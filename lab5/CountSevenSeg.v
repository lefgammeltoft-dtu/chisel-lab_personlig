==> flow/design.v <==
module SevenSegDecoder(
  input  [3:0] io_sw,
  output [6:0] io_seg
);
  wire [6:0] _GEN_0 = 4'hf == io_sw ? 7'h71 : 7'h0;  
  wire [6:0] _GEN_1 = 4'he == io_sw ? 7'h79 : _GEN_0;  
  wire [6:0] _GEN_2 = 4'hd == io_sw ? 7'h5e : _GEN_1;  
  wire [6:0] _GEN_3 = 4'hc == io_sw ? 7'h39 : _GEN_2;  
  wire [6:0] _GEN_4 = 4'hb == io_sw ? 7'h7c : _GEN_3;  
  wire [6:0] _GEN_5 = 4'ha == io_sw ? 7'h5f : _GEN_4;  
  wire [6:0] _GEN_6 = 4'h9 == io_sw ? 7'h6f : _GEN_5;  
  wire [6:0] _GEN_7 = 4'h8 == io_sw ? 7'h7f : _GEN_6;  
  wire [6:0] _GEN_8 = 4'h7 == io_sw ? 7'h7 : _GEN_7;  
  wire [6:0] _GEN_9 = 4'h6 == io_sw ? 7'h7d : _GEN_8;  
  wire [6:0] _GEN_10 = 4'h5 == io_sw ? 7'h6d : _GEN_9;  
  wire [6:0] _GEN_11 = 4'h4 == io_sw ? 7'h66 : _GEN_10;  
  wire [6:0] _GEN_12 = 4'h3 == io_sw ? 7'h4f : _GEN_11;  
  wire [6:0] _GEN_13 = 4'h2 == io_sw ? 7'h5b : _GEN_12;  
  wire [6:0] _GEN_14 = 4'h1 == io_sw ? 7'h6 : _GEN_13;  
  wire [6:0] sevSeg = 4'h0 == io_sw ? 7'h3f : _GEN_14;  
  assign io_seg = ~sevSeg;  
endmodule
module CountSevenSeg(
  input        clock,
  input        reset,
  output [6:0] io_seg,
  output [3:0] io_an
);
  wire [3:0] sevensegdec_io_sw;  
  wire [6:0] sevensegdec_io_seg;  
  reg [3:0] count;  
  reg [25:0] reg1;  
  wire [25:0] _reg1_T_1 = reg1 - 26'h1;  
  wire [3:0] _count_T_1 = count + 4'h1;  
  SevenSegDecoder sevensegdec (  
    .io_sw(sevensegdec_io_sw),
    .io_seg(sevensegdec_io_seg)
  );
  assign io_seg = sevensegdec_io_seg;  
  assign io_an = 4'he;  
  assign sevensegdec_io_sw = count;  
  always @(posedge clock) begin
    if (reset) begin  
      count <= 4'h0;  
    end else if (reg1 == 26'h0) begin  
      count <= _count_T_1;  
    end
    if (reset) begin  
      reg1 <= 26'h2faf080;  
    end else if (reg1 == 26'h0) begin  
      reg1 <= 26'h2faf080;  
    end else begin
      reg1 <= _reg1_T_1;  
    end
  end
endmodule
# Step by step through the tools: CountSevenSeg
# The steps from the RTL of CountSevenSeg to its reports follow in flow order.
# Lines are those of the file above, counted from 1.
# Operators: Yosys type, input widths -> output width; for muxes data width and select width s.
# Library cell names are shortened.
# Not given: --
[design]
design = "CountSevenSeg"
clock = "clock"
library = "sky130hd"
corner = "tt_025C_1v80"

# After elaboration
# Counts by Yosys on the flattened word-level netlist (proc, flatten, opt, wreduce; memories kept). Register bits leave out memories and registers merged into their read ports (data or address); mux counts leave out enables and synchronous resets folded into registers. Print and check cells are left out. Cells with the same type and inputs are merged into one.
[bits]
register_bits = 30
in_bits = 2
wordCells = 39
[op_classes]
addsub = 2
equal = 15
n_mux = 16
logic = 1
n_reduce_logical = 3
[ops]
columns = ["op", "n"]
rows = [
  ["$mux 7", 16],
  ["$eq 4x4->1 const A", 8],
  ["$sub 26x1->26 const B", 1],
  ["$logic_not 26->1", 1],
  ["$eq 3x4->1 const A", 4],
  ["$eq 2x4->1 const A", 2],
  ["$not 7->7", 1],
  ["$eq 1x4->1 const A", 1],
  ["$add 4x1->4 const B", 1],
  ["$logic_not 4->1", 1],
  ["$reduce_or 2->1", 1],
]

# Depth
# Depth = most cells in a row (Yosys ltp): at word level without a register or memory, in the mapped netlist without a sequential cell, where the memories' decode and read muxes count.
[depth]
word_depth = 18
abc_area = 0
mapped_depth = 9

# Mapped cells and area
# Source: synth_stat.txt of the flow (Yosys; design flattened, memories mapped). It holds for the ABC_AREA given above (unset counts as 0); a run with the other value may have another netlist.
# The area totals of this step are shown rounded.
[types]
columns = ["cell", "n"]
rows = [
  ["dfxtp_1", 30],
  ["xnor2_1", 16],
  ["nor2_1", 31],
  ["nand2_1", 20],
  ["nor3_1", 13],
  ["ha_1", 5],
  ["xor2_1", 5],
  ["nor4_4", 2],
  ["buf_4", 4],
  ["mux2i_1", 3],
  ["clkbuf_1", 7],
  ["inv_1", 7],
  ["a21oi_1", 5],
  ["nor4_1", 4],
  ["o21ai_0", 5],
  ["o41a_1", 2],
  ["or3_1", 3],
  ["nor4b_1", 2],
]
# Other cell types: 30; their cells: 40.
[mapped]
cell_count = 204
mapped_area_um2 = 1700
seq_area_um2 = 600
ffs = 30
# The figures by module come from a second, unflattened synthesis with its own total; it is not the netlist above.
[unflattened]
hier_cells = 200
hier_area_um2 = 1700
# Each row is one instance without its submodules.
[by_module]
columns = ["mod", "instances", "n_cells", "area_um2"]
rows = [
  ["CountSevenSeg", 1, 171, 1500],
  ["SevenSegDecoder", 1, 29, 210],
]

# Path before layout
# OpenSTA on the mapped netlist: ideal clock, no wires. The path of least setup slack (recovery checks aside). Input and output delay are each 20% of the period. Register names are those of the netlist, which keeps one name where synthesis merged equal registers.
[synth_timing]
path_type = "register to output"
start = "register count[0]"
end = "output port io_seg[4]"
clock_period_ns = 2.54
t_first_pin_ns = 0.000
t_arrival_ns = 1.575
required_time_ns = 2.032
slack_ns = 0.457
delay_ns = 1.575
stages = 5
n_path_buf = 1
synth_period_reached_ns = 2.083
# "delay_ns" is the arrival time less input delay plus setup time.
# A path that ends at an output port has no setup time.
# "stages": output pins that drive a net of the path, with the launching flip-flop's if there is one; two outputs of one cell count as two.
# "synth_period_reached_ns" is the clock period less the worst setup slack; recovery checks do not enter. This is arithmetic on one report: input and output delays are still those of the set period (20% each).
# Between the ends stands the longest chain of elaborated cells between them, by number of cells; it is not shown to be the way that was timed. Of several equally long chains one is given.
# A line is the first line of the expression or statement that the cell stems from. Yosys adds cells for indexed reads and writes and turns some case tables into memories.
[synth_via]
cell_sequence = "dfxtp_1 -> ha_1 -> clkbuf_1 -> mux2_2 -> a222oi_1"
elab_chain_cells = 18
cone_cells = 33
lines_between = 17
cone_classes = "eq/ne (15); mux (16); logic (1); reduce/logical (1)"
[synth_rtl]
columns = ["element", "line", "text"]
rows = [
  ["from (decl)", 31, "reg [3:0] count;"],
  ["from (assign)", 44, "count <= 4'h0;"],
  ["from (assign)", 46, "count <= _count_T_1;"],
  ["$eq 4x4->1", 5, "wire [6:0] _GEN_0 = 4'hf == io_sw ? 7'h71 : 7'h0;"],
  ["$mux 7", 5, ""],
  ["$mux 7", 6, "wire [6:0] _GEN_1 = 4'he == io_sw ? 7'h79 : _GEN_0;"],
  ["$mux 7", 7, "wire [6:0] _GEN_2 = 4'hd == io_sw ? 7'h5e : _GEN_1;"],
  ["$mux 7", 8, "wire [6:0] _GEN_3 = 4'hc == io_sw ? 7'h39 : _GEN_2;"],
  ["$mux 7", 9, "wire [6:0] _GEN_4 = 4'hb == io_sw ? 7'h7c : _GEN_3;"],
  ["$mux 7", 10, "wire [6:0] _GEN_5 = 4'ha == io_sw ? 7'h5f : _GEN_4;"],
  ["(+4 left out)", "--", ""],
  ["$mux 7", 15, "wire [6:0] _GEN_10 = 4'h5 == io_sw ? 7'h6d : _GEN_9;"],
  ["$mux 7", 16, "wire [6:0] _GEN_11 = 4'h4 == io_sw ? 7'h66 : _GEN_10;"],
  ["$mux 7", 17, "wire [6:0] _GEN_12 = 4'h3 == io_sw ? 7'h4f : _GEN_11;"],
  ["$mux 7", 18, "wire [6:0] _GEN_13 = 4'h2 == io_sw ? 7'h5b : _GEN_12;"],
  ["$mux 7", 19, "wire [6:0] _GEN_14 = 4'h1 == io_sw ? 7'h6 : _GEN_13;"],
  ["$mux 7", 20, "wire [6:0] sevSeg = 4'h0 == io_sw ? 7'h3f : _GEN_14;"],
  ["$not 7->7", 21, "assign io_seg = ~sevSeg;"],
  ["to (decl)", 26, "output [6:0] io_seg,"],
]

# Timing after layout
# Path of least setup slack in the final report of run A (OpenROAD, finished layout, wires in). Where an end is a register, its clock arrival counts in the times.
[layout_timing]
path_type = "register to output"
start = "register count[1]"
end = "output port io_seg[4]"
clock_period_ns = 2.47
t_first_pin_ns = 0.28
t_arrival_ns = 1.82
required_time_ns = 1.98
slack_ns = 0.15
stages = 6
n_path_buf = 1
# Between the ends stands the longest chain of elaborated cells between them, by number of cells; it is not shown to be the way that was timed. Of several equally long chains one is given.
[layout_via]
cell_sequence = "dfxtp_2 -> inv_1 -> ha_2 -> mux2_2 -> a222oi_1 -> dlygate4sd2_1"
elab_chain_cells = 18
cone_cells = 33
lines_between = 17
cone_classes = "eq/ne (15); mux (16); logic (1); reduce/logical (1)"
[layout_rtl]
columns = ["element", "line", "text"]
rows = [
  ["from (decl)", 31, "reg [3:0] count;"],
  ["from (assign)", 44, "count <= 4'h0;"],
  ["from (assign)", 46, "count <= _count_T_1;"],
  ["$eq 4x4->1", 5, "wire [6:0] _GEN_0 = 4'hf == io_sw ? 7'h71 : 7'h0;"],
  ["$mux 7", 5, ""],
  ["$mux 7", 6, "wire [6:0] _GEN_1 = 4'he == io_sw ? 7'h79 : _GEN_0;"],
  ["$mux 7", 7, "wire [6:0] _GEN_2 = 4'hd == io_sw ? 7'h5e : _GEN_1;"],
  ["$mux 7", 8, "wire [6:0] _GEN_3 = 4'hc == io_sw ? 7'h39 : _GEN_2;"],
  ["$mux 7", 9, "wire [6:0] _GEN_4 = 4'hb == io_sw ? 7'h7c : _GEN_3;"],
  ["$mux 7", 10, "wire [6:0] _GEN_5 = 4'ha == io_sw ? 7'h5f : _GEN_4;"],
  ["(+4 left out)", "--", ""],
  ["$mux 7", 15, "wire [6:0] _GEN_10 = 4'h5 == io_sw ? 7'h6d : _GEN_9;"],
  ["$mux 7", 16, "wire [6:0] _GEN_11 = 4'h4 == io_sw ? 7'h66 : _GEN_10;"],
  ["$mux 7", 17, "wire [6:0] _GEN_12 = 4'h3 == io_sw ? 7'h4f : _GEN_11;"],
  ["$mux 7", 18, "wire [6:0] _GEN_13 = 4'h2 == io_sw ? 7'h5b : _GEN_12;"],
  ["$mux 7", 19, "wire [6:0] _GEN_14 = 4'h1 == io_sw ? 7'h6 : _GEN_13;"],
  ["$mux 7", 20, "wire [6:0] sevSeg = 4'h0 == io_sw ? 7'h3f : _GEN_14;"],
  ["$not 7->7", 21, "assign io_seg = ~sevSeg;"],
  ["to (decl)", 26, "output [6:0] io_seg,"],
]

# CountSevenSeg through Yosys and OpenROAD on sky130hd: 2 stored runs, unordered, with their settings and measured results. The constraints put input and output delay at 20% of the set period each and load the outputs with 0.01 pF.
# "critical_path_time_ns" = time allowed to the worst setup path (clock period - input delay - output delay, where it has them) - its slack; a late launch clock adds to it, a late capture clock takes from it.
# The measured numbers are rounded.

[[run]]
name = "run A"
[run.settings]
period_ns = 2.47
CORE_UTILIZATION = 32
CAP_MARGIN = 20
CORE_MARGIN = 2
SLEW_MARGIN = 20
[run.results]
synthArea_um2 = 1700
worst_hold_slack_ns = 0.47
total_die_area_um2 = 5900
timing.setup.ws_ns = 0.15
final_cell_area_um2 = 2000
util_pct = 38
critical_path_time_ns = 1.82
path_kind = "register to output"

[[run]]
name = "run B"
[run.settings]
period_ns = 1.89
CORE_UTILIZATION = 62
SETUP_SLACK_MARGIN = -0.04
PLACE_DENSITY_LB_ADDON = 0.15
CELL_PAD_IN_SITES_GLOBAL_PLACEMENT = 1
CELL_PAD_IN_SITES_DETAIL_PLACEMENT = 1
TNS_END_PERCENT = 5
ABC_AREA = 1
CAP_MARGIN = 15
CORE_MARGIN = 2
SLEW_MARGIN = 20
[run.results]
outcome = "not finished: placement ended with error FLW-0024"
